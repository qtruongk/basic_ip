==> flow/design.v <==
module basic_ip_core (
    input  wire        pclk,
    input  wire        preset_n,
    input  wire        psel,
    input  wire        penable,
    input  wire        pwrite,
    input  wire [7:0]  paddr,
    input  wire [7:0]  pwdata,
    output reg         pready,
    output reg         pslverr,
    output reg  [7:0]  prdata,
    output reg [7:0]   A, B, C, D, E, F, G, H
);
    reg [7:0] psel_reg;
    reg [5:0] count;
    always @(*) begin
        case (paddr)
            8'h00: psel_reg = 8'b0000_0001;
            8'h01: psel_reg = 8'b0000_0010;
            8'h02: psel_reg = 8'b0000_0100;
            8'h03: psel_reg = 8'b0000_1000;
            8'h04: psel_reg = 8'b0001_0000;
            8'h05: psel_reg = 8'b0010_0000;
            8'h06: psel_reg = 8'b0100_0000;
            8'h07: psel_reg = 8'b1000_0000;
            default: psel_reg = 8'b0000_0000;
        endcase
    end
    wire write_en = psel && penable && pwrite;
    always @(posedge pclk or negedge preset_n) begin
        if (!preset_n) begin
            A <= 8'h00; B <= 8'h00; C <= 8'h00; D <= 8'h00;
            E <= 8'h00; F <= 8'h00; G <= 8'h00; H <= 8'h00;
        end else if (write_en) begin
            if (psel_reg[0]) A <= pwdata;
            if (psel_reg[1]) B <= pwdata;
            if (psel_reg[2]) C <= pwdata;
            if (psel_reg[3]) D <= pwdata;
            if (psel_reg[4]) E <= pwdata;
            if (psel_reg[5]) F <= pwdata;
            if (psel_reg[6]) G <= pwdata;
            if (psel_reg[7]) H <= pwdata;
        end
    end
    always @(*) begin
        case (paddr)
            8'h00:   prdata = A;
            8'h01:   prdata = B;
            8'h02:   prdata = C;
            8'h03:   prdata = D;
            8'h04:   prdata = E;
            8'h05:   prdata = F;
            8'h06:   prdata = G;
            8'h07:   prdata = H;
            default: prdata = 8'h00;
        endcase
    end
    always@(posedge pclk or negedge preset_n) begin
        if(!preset_n) begin
            pslverr <= 1'b0;
        end else if(psel && penable && (psel_reg == 8'b0)) begin
            pslverr <= 1'b1;
        end else begin
            pslverr <= 1'b0;
        end
    end
    always@(posedge pclk or negedge preset_n) begin
        if(!preset_n) begin
            pready <= 1'b0;
            count  <= 6'd0;
        end else begin
            if (psel && penable) begin
                if (count == 6'd2) begin
                    pready <= 1'b1;
                end else begin
                    count  <= count + 1;
                    pready <= 1'b0;
                end
            end else begin
                pready <= 1'b0;
                count  <= 6'd0;
            end
        end
    end
endmodule
# From RTL to reports: basic_ip_core

Tool output for the design above, in the order of the flow.
Lines are those of the file above, counted from 1.
Operators carry their Yosys type and port widths (W data, S select, Z words).
Not given: -

Design top: basic_ip_core
Clock: pclk
Cell library: sky130hd
Corner: tt_025C_1v80

# Elaborated design

Yosys after proc, flatten, opt, wreduce and memory -nomap, before mapping. Memory bits, and registers merged into a memory's read port (data or address), are not among the register bits. Print and check cells are not counted. Equal cells are merged and count once.
Memory sizes are those after Yosys's memory passes, which may raise the word count (mostly to a power of two), join words into wider ones and drop unused or constant bits.

Register bits: 72
Bits in latches: 0
Bits in writable memories: 0
Memory bits (read-only): 64
Clocked read ports x word width: 0
Memories kept: 1
Input bits: 21
Cells after elaboration: 43

Memories:

| memory          | words | bits a word | read ports | write ports | RTL line | RTL |
| (no name shown) | 8     | 8           | 1          | 0           | 17       | `case (paddr)` |

$add $sub $neg: 1
Multiply operators: 0
Divide/modulo/power cells: 0
Order comparisons: 0
Eq/ne operators: 9
Shift operators: 0
Mux-type cells: 7
Bitwise gates (word level): 0
Reduce/logical cells: 14

Operators by type and width:

| operator              | number |
| $pmux W8 S8           | 1 |
| $eq A8 B3 Y1 const B  | 4 |
| $reduce_and A2 Y1     | 8 |
| $eq A8 B2 Y1 const B  | 2 |
| $logic_not A8 Y1      | 2 |
| $mux W6               | 2 |
| $eq A8 B1 Y1 const B  | 1 |
| $mux W8               | 1 |
| $add A6 B1 Y6 const B | 1 |
| $eq A6 B2 Y1 const B  | 1 |
| $logic_not A5 Y1      | 1 |
| $logic_and A1 B1 Y1   | 3 |
| $mux W1               | 3 |
| $ne A2 B2 Y1 const B  | 1 |

# Longest topological paths

Yosys ltp: most cells in a row. Word level: on the elaborated netlist, between registers, memories and ports. Mapped: between sequential cells and ports; inverters and the memories' decode and read muxes count.

Depth after elaboration: 5
ABC_AREA: 1
Depth in mapped cells: 9

# Synthesis result

Source: synth_stat.txt of the flow (Yosys; design flattened, memories mapped). It holds for the ABC_AREA given above (unset counts as 0); a run with the other value may have another netlist.
The area totals of this step are shown rounded.

Cell count: 476
Mapped area: 3900 um^2
Area of sequential cells: 1800 um^2
Flip-flop cells: 72
Buffers: 21

Cell types:

| cell                      | number | area in all (um^2) |
| sky130_fd_sc_hd__dfrtp_1  | 72     | 1.8E+03 |
| sky130_fd_sc_hd__nand2_1  | 173    | 649.373 |
| sky130_fd_sc_hd__o21ai_0  | 60     | 300.288 |
| sky130_fd_sc_hd__nand3_1  | 58     | 290.278 |
| sky130_fd_sc_hd__nor2_8   | 13     | 260.25 |
| sky130_fd_sc_hd__nand2_4  | 10     | 112.608 |
| sky130_fd_sc_hd__nor2_1   | 26     | 97.594 |
| sky130_fd_sc_hd__o21ai_2  | 8      | 70.067 |
| sky130_fd_sc_hd__buf_6    | 6      | 67.565 |
| sky130_fd_sc_hd__clkbuf_1 | 13     | 48.797 |
| sky130_fd_sc_hd__inv_1    | 13     | 48.797 |
| sky130_fd_sc_hd__nand2_2  | 7      | 43.792 |
| sky130_fd_sc_hd__ha_1     | 2      | 25.024 |
| sky130_fd_sc_hd__nor2_4   | 2      | 22.522 |
| sky130_fd_sc_hd__nand3_4  | 1      | 17.517 |
| sky130_fd_sc_hd__xnor2_1  | 2      | 17.517 |
| sky130_fd_sc_hd__buf_8    | 1      | 15.014 |
| sky130_fd_sc_hd__nor2_2   | 2      | 12.512 |

Not listed: further types 5, cells in them 7.

# Worst setup path after synthesis

Path of least setup slack by OpenSTA after synthesis, without wires, with an ideal clock, recovery checks aside; 20% of the period is set as input and as output delay. Where synthesis merged equal registers, the netlist keeps one of their names.

Path type: input port to output port
Start point: in paddr[4]
End point: out prdata[2]
Period: 3.12 ns
External input delay: 0.624 ns
External output delay: 0.624 ns
Launch time at the first pin: 0.624 ns
Data arrival time: 1.473 ns
Required time: 2.496 ns
Setup slack: 1.023 ns
Delay of the path: 0.849 ns
Driving pins on the path: 9
Buffers on the path: 2
Synthesis period reached: 2.097 ns

"delay of the path" = arrival - input delay + setup time.
At an output port there is no setup time.
"driving pins on the path": output pins that drive a net of the path, with the launching flip-flop's if there is one; two outputs of one cell count as two.
"synthesis period reached" = period - worst setup slack (recovery checks aside). The figure is calculated, with input and output delays left at 20% of the set period.
The rows between start and end are the longest chain of elaborated cells between them; the timing report does not say that the signal goes this way. Where chains are equally long, one stands for them.
Each line given opens the expression or statement behind the cell; cells for indexed reads and writes are added by Yosys, which also makes memories of some case tables.

Cells stage by stage: sky130_fd_sc_hd__nor2_2 > sky130_fd_sc_hd__nand2_4 > sky130_fd_sc_hd__inv_8 > sky130_fd_sc_hd__buf_8 > sky130_fd_sc_hd__buf_6 > sky130_fd_sc_hd__nand3_1 > sky130_fd_sc_hd__nand2_1 > sky130_fd_sc_hd__nor2_1 > sky130_fd_sc_hd__nand2_1
Length of the longest elaborated chain: 2
Elaborated cells between the ends (all ways): 9
Source lines of those cells: 1

RTL lines, path post-synthesis:

| what            | RTL line | RTL |
| start, declared | 7        | `input  wire [7:0]  paddr,` |
| $eq A8 B3 Y1    | 46       | `case (paddr)` |
| $pmux W8 S8     | 46       |  |
| end, declared   | 11       | `output reg  [7:0]  prdata,` |

Add stored flow runs of basic_ip_core

basic_ip_core on sky130hd: 2 stored runs with different settings, listed in no order. Input and output delays are each 20% of the period that was set; the output load is 0.01 pF.

## Flow run A

==> flow/run.sh <==
#!/bin/bash
# the make line also repeats the synthesis and layout settings of config.mk as NAME=value (left out here)
make -C /OpenROAD-flow-scripts/flow DESIGN_CONFIG=/design/flow/config.mk WORK_HOME=/design/flow/orfs CLKGATE_MAP_FILE= finish
==> flow/config.mk <==
export PLATFORM = sky130hd
export DESIGN_NAME = basic_ip_core
export DESIGN_NICKNAME = basic_ip_core
export VERILOG_FILES = /design/flow/design.v
export SDC_FILE = /design/flow/constraint.sdc
export NUM_CORES = 4
export LEC_CHECK = 0
export ABC_AREA = 1
export CAP_MARGIN = 20
export CELL_PAD_IN_SITES_GLOBAL_PLACEMENT = 3
export CORE_MARGIN = 2
export CORE_UTILIZATION = 72
export CTS_CLUSTER_SIZE = 90
export MAX_ROUTING_LAYER = met5
export MIN_ROUTING_LAYER = met2
export PLACE_DENSITY_LB_ADDON = 0.05
export SLEW_MARGIN = 20
==> flow/constraint.sdc <==
create_clock -name core_clock -period 4.31 [get_ports {pclk}]
set_input_delay 0.8620 -clock core_clock [delete_from_list [all_inputs] [get_ports {pclk}]]
set_output_delay 0.8620 -clock core_clock [all_outputs]
set_load 0.01 [all_outputs]

Flow run A: not finished: placement ended with error FLW-0024

## Flow run B

==> flow/run.sh <==
#!/bin/bash
# the make line also repeats the synthesis and layout settings of config.mk as NAME=value (left out here)
make -C /OpenROAD-flow-scripts/flow DESIGN_CONFIG=/design/flow/config.mk WORK_HOME=/design/flow/orfs CLKGATE_MAP_FILE= finish
==> flow/config.mk <==
export PLATFORM = sky130hd
export DESIGN_NAME = basic_ip_core
export DESIGN_NICKNAME = basic_ip_core
export VERILOG_FILES = /design/flow/design.v
export SDC_FILE = /design/flow/constraint.sdc
export NUM_CORES = 4
export LEC_CHECK = 0
export CAP_MARGIN = 0
export CELL_PAD_IN_SITES_DETAIL_PLACEMENT = 2
export CORE_ASPECT_RATIO = 1.17
export CORE_MARGIN = 8
export CORE_UTILIZATION = 68
export SETUP_SLACK_MARGIN = 0.31
export SLEW_MARGIN = 20
export TNS_END_PERCENT = 45
==> flow/constraint.sdc <==
create_clock -name core_clock -period 2.72 [get_ports {pclk}]
set_input_delay 0.5440 -clock core_clock [delete_from_list [all_inputs] [get_ports {pclk}]]
set_output_delay 0.5440 -clock core_clock [all_outputs]
set_load 0.01 [all_outputs]

Flow run B: not finished: placement ended with a tool error
